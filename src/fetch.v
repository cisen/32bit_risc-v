==> flow/design.v <==
module fetch(
	input 			CLK,
	input 			RSTn,
	input 			stall,
	input 			br_en,   
	input  [31:0] 	br_addr, 
	output [31:0] 	PC,      
	output [31:0]   PC_Brmux
);
reg [31:0] PC_reg; 
reg [31:0] PC_Brmux_reg;
always @(posedge CLK or negedge RSTn)
begin
	if (!RSTn) 
		begin
			PC_reg <= 0;
			PC_Brmux_reg <= 0;		
		end
	else  if (!stall)
		begin
			PC_reg <= PC_reg + 3'b100;
			PC_Brmux_reg <= PC_reg;	
		end
	else 
	 	begin
			PC_reg <= PC_reg;
		end
end
assign PC = br_en ? br_addr : PC_reg;
assign PC_Brmux = PC_Brmux_reg;
endmodule
-- Tool chain data of fetch
Tool output for the design above, in the order of the flow.
Lines are those of the file above, counted from 1.
Operators: Yosys type, input widths -> output width; for muxes data width and select width s.
A cell with -- has no value.
- design top: fetch
- clock input: CLK
- cell library: sky130hd
- corner: tt_025C_1v80

-- After elaboration
Yosys after proc, flatten, opt, wreduce and memory -nomap, before mapping. Enables and synchronous resets that opt folds into registers are not counted as muxes. Memory bits, and registers merged into a memory's read port (data or address), are not among the register bits. Print and check cells are not counted. Equal cells are merged and count once.
- noted bits in registers: 64
- noted input port bits: 36
- noted output and inout bits: 64
- noted elaborated cells: 4
- add/subtract/negate cells: 1
- multiplexer cells: 1
- operators by type and width (cell ; count):
    $add 32x3->32 const B ; 1
    $mux 32 ; 1

-- Longest topological paths
Depth = most cells in a row (Yosys ltp): at word level without a register or memory, in the mapped netlist without a sequential cell, where the memories' decode and read muxes count.
- noted depth in word-level cells: 1
- ABC_AREA at 0
- mapped depth: 6
- noted mapped depth without buffers: 5

-- Netlist
The flow's flattened synthesis, as Yosys stat reports it; memories are mapped. The netlist is that of the ABC_AREA named above (0 if unset); the other value can give another one.
Totals and module areas in this step are rounded.
- cell types (cell ; count):
    sky130_fd_sc_hd__dfrtp_1 ; 60
    sky130_fd_sc_hd__mux2_2 ; 55
    sky130_fd_sc_hd__xnor2_1 ; 23
    sky130_fd_sc_hd__xor2_1 ; 6
    sky130_fd_sc_hd__nand4_1 ; 8
    sky130_fd_sc_hd__nand2_1 ; 12
    sky130_fd_sc_hd__nand3_1 ; 9
    sky130_fd_sc_hd__o21ai_0 ; 6
    sky130_fd_sc_hd__and2_1 ; 4
    sky130_fd_sc_hd__and3_1 ; 4
    sky130_fd_sc_hd__nand4b_4 ; 1
    sky130_fd_sc_hd__buf_4 ; 3
    sky130_fd_sc_hd__nand4_4 ; 1
    sky130_fd_sc_hd__nor4_4 ; 1
    sky130_fd_sc_hd__nor3_2 ; 2
    sky130_fd_sc_hd__clkbuf_1 ; 5
    sky130_fd_sc_hd__nor2_1 ; 5
    sky130_fd_sc_hd__and4_1 ; 2
Not listed: further types 10, cells in them 15.
- mapped cells: 222
- noted cell area after synthesis: 2853 um^2
- noted sequential area: 1501 um^2
- flip-flop cells at 60
- noted buffers: 12

-- Path before layout
OpenSTA on the mapped netlist: ideal clock, no wires. The path of least setup slack (recovery checks aside). Input and output delay are each 20% of the period. Register names are those of the netlist, which keeps one name where synthesis merged equal registers.
- path type: input -> output
- start point: in br_en
- end point: out PC[10]
- noted period: 2.76 ns
- input delay at 0.552 ns
- noted output delay: 0.552 ns
- arrival time at 1.561 ns
- required time: 2.208 ns
- noted path slack: 0.647 ns
- path delay at 1.009 ns
- driving pins on the path: 3
- period reached after synthesis at 2.113 ns
"path delay" = arrival - input delay + setup time.
A path that ends at an output port has no setup time.
"driving pins on the path": output pins that drive a net of the path, with the launching flip-flop's if there is one; two outputs of one cell count as two.
"period reached after synthesis" is the clock period less the worst setup slack; recovery checks do not enter. This is arithmetic on one report: input and output delays are still those of the set period (20% each).
Between the ends stands the longest chain of elaborated cells between them, by number of cells; it is not shown to be the way that was timed. Of several equally long chains one is given.
A line is the first line of the expression or statement that the cell stems from. Yosys adds cells for indexed reads and writes and turns some case tables into memories.
- path through: sky130_fd_sc_hd__clkbuf_1 -> sky130_fd_sc_hd__buf_1 -> sky130_fd_sc_hd__mux2_2
- length of the longest elaborated chain at 1
- elaborated cells between the ends (all ways): 1
- those cells by class: 1 x mux
- RTL lines, path post-synthesis (what ; RTL line ; RTL):
    start: declaration ; 5 ; input br_en,
    $mux 32 ; 29 ; assign PC = br_en ? br_addr : PC_reg;
    end: declaration ; 7 ; output [31:0] PC,

-- Worst path after layout
Path of least setup slack in the final report of run 2 (OpenROAD, finished layout, wires in). Where an end is a register, its clock arrival counts in the times.
- path type: register -> register
- start point: reg PC_reg[6]
- end point: reg PC_reg[23]
- noted period: 1.56 ns
- setup time at 0.09 ns
- arrival time at 2.11 ns
- required time: 1.82 ns
- noted path slack: -0.30 ns
- driving pins on the path: 8
Between the ends stands the longest chain of elaborated cells between them, by number of cells; it is not shown to be the way that was timed. Of several equally long chains one is given.
A register here has more assigning lines than the two given.
- path through: sky130_fd_sc_hd__dfrtp_1 -> sky130_fd_sc_hd__buf_6 -> sky130_fd_sc_hd__nand4_1 -> sky130_fd_sc_hd__buf_6 -> sky130_fd_sc_hd__nor4_4 -> sky130_fd_sc_hd__buf_4 -> sky130_fd_sc_hd__nand4_1 -> sky130_fd_sc_hd__xnor2_1
- length of the longest elaborated chain at 1
- elaborated cells between the ends (all ways): 1
- those cells by class: 1 x add/sub
- RTL lines, path after layout (what ; RTL line ; RTL):
    start: declaration ; 10 ; reg [31:0] PC_reg;
    start: assignment ; 21 ; PC_reg <= PC_reg + 3'b100;
    start: assignment ; 26 ; PC_reg <= PC_reg;
    $add 32x3->32 ; 21 ;
    end: assignment ; 21 ;
    end: assignment ; 26 ;
    end: declaration ; 10 ;

FLOW RESULTS
============

Record of 2 stored runs of the RTL-to-layout flow on fetch, platform sky130hd. The runs are unordered. Constraints: input delay and output delay 20% of the set period each, output load 0.01 pF.
"achieved period": clock period set for the run, less the worst setup slack. It is reckoned from that one timing run; input and output delays stay at 20% of the period that was set.
"worst path time": the worst setup path's part of the clock period (all of it between registers, 20% less for each end at a port) less its slack. A launch clock that arrives late makes it longer, a capture clock that arrives late makes it shorter.
"power consumption" is the tool's figure for a default switching activity; nothing was simulated.
Results are given in rounded form.

Run 1

==> flow/run.sh <==
#!/bin/bash
# the make line also repeats the synthesis and layout settings of config.mk as NAME=value (left out here)
make -C /OpenROAD-flow-scripts/flow DESIGN_CONFIG=/design/flow/config.mk WORK_HOME=/design/flow/orfs CLKGATE_MAP_FILE= finish
==> flow/config.mk <==
export PLATFORM = sky130hd
export DESIGN_NAME = fetch
export DESIGN_NICKNAME = fetch
export VERILOG_FILES = /design/flow/design.v
export SDC_FILE = /design/flow/constraint.sdc
export NUM_CORES = 4
export LEC_CHECK = 0
export ABC_AREA = 1
export CAP_MARGIN = 30
export CELL_PAD_IN_SITES_DETAIL_PLACEMENT = 2
export CORE_MARGIN = 2
export CORE_UTILIZATION = 58
export CTS_CLUSTER_SIZE = 67
export HOLD_SLACK_MARGIN = 0.18
export PLACE_DENSITY = 0.59
export SETUP_SLACK_MARGIN = 0.4
export SLEW_MARGIN = 20
==> flow/constraint.sdc <==
create_clock -name core_clock -period 2.15 [get_ports {CLK}]
set_input_delay 0.4300 -clock core_clock [delete_from_list [all_inputs] [get_ports {CLK}]]
set_output_delay 0.4300 -clock core_clock [all_outputs]
set_load 0.01 [all_outputs]

Run 1: unfinished; error DPL-0033 in placement.

Run 2

==> flow/run.sh <==
#!/bin/bash
# the make line also repeats the synthesis and layout settings of config.mk as NAME=value (left out here)
make -C /OpenROAD-flow-scripts/flow DESIGN_CONFIG=/design/flow/config.mk WORK_HOME=/design/flow/orfs CLKGATE_MAP_FILE= finish
==> flow/config.mk <==
export PLATFORM = sky130hd
export DESIGN_NAME = fetch
export DESIGN_NICKNAME = fetch
export VERILOG_FILES = /design/flow/design.v
export SDC_FILE = /design/flow/constraint.sdc
export NUM_CORES = 4
export LEC_CHECK = 0
export CAP_MARGIN = 20
export CELL_PAD_IN_SITES_DETAIL_PLACEMENT = 0
export CORE_MARGIN = 2
export CORE_UTILIZATION = 55
export CTS_CLUSTER_DIAMETER = 152
export GPL_TIMING_DRIVEN = 0
export PLACE_DENSITY_LB_ADDON = 0.06
export SLEW_MARGIN = 20
export TNS_END_PERCENT = 35
==> flow/constraint.sdc <==
create_clock -name core_clock -period 1.56 [get_ports {CLK}]
set_input_delay 0.3120 -clock core_clock [delete_from_list [all_inputs] [get_ports {CLK}]]
set_output_delay 0.3120 -clock core_clock [all_outputs]
set_load 0.01 [all_outputs]

Measured in run 2:
- cell area after synthesis: 2853 um^2
- noted the total die area: 5779 um^2
- standard-cell area after layout: 4732 um^2
- final utilization: 0.938
- setup slack of the critical path at -0.295 ns
- post-route setup TNS: -2.458 ns
- power consumption: 5.218 mW
- noted the achieved period: 1.855 ns
- noted the worst path time: 1.86 ns
- critical path kind: register -> register
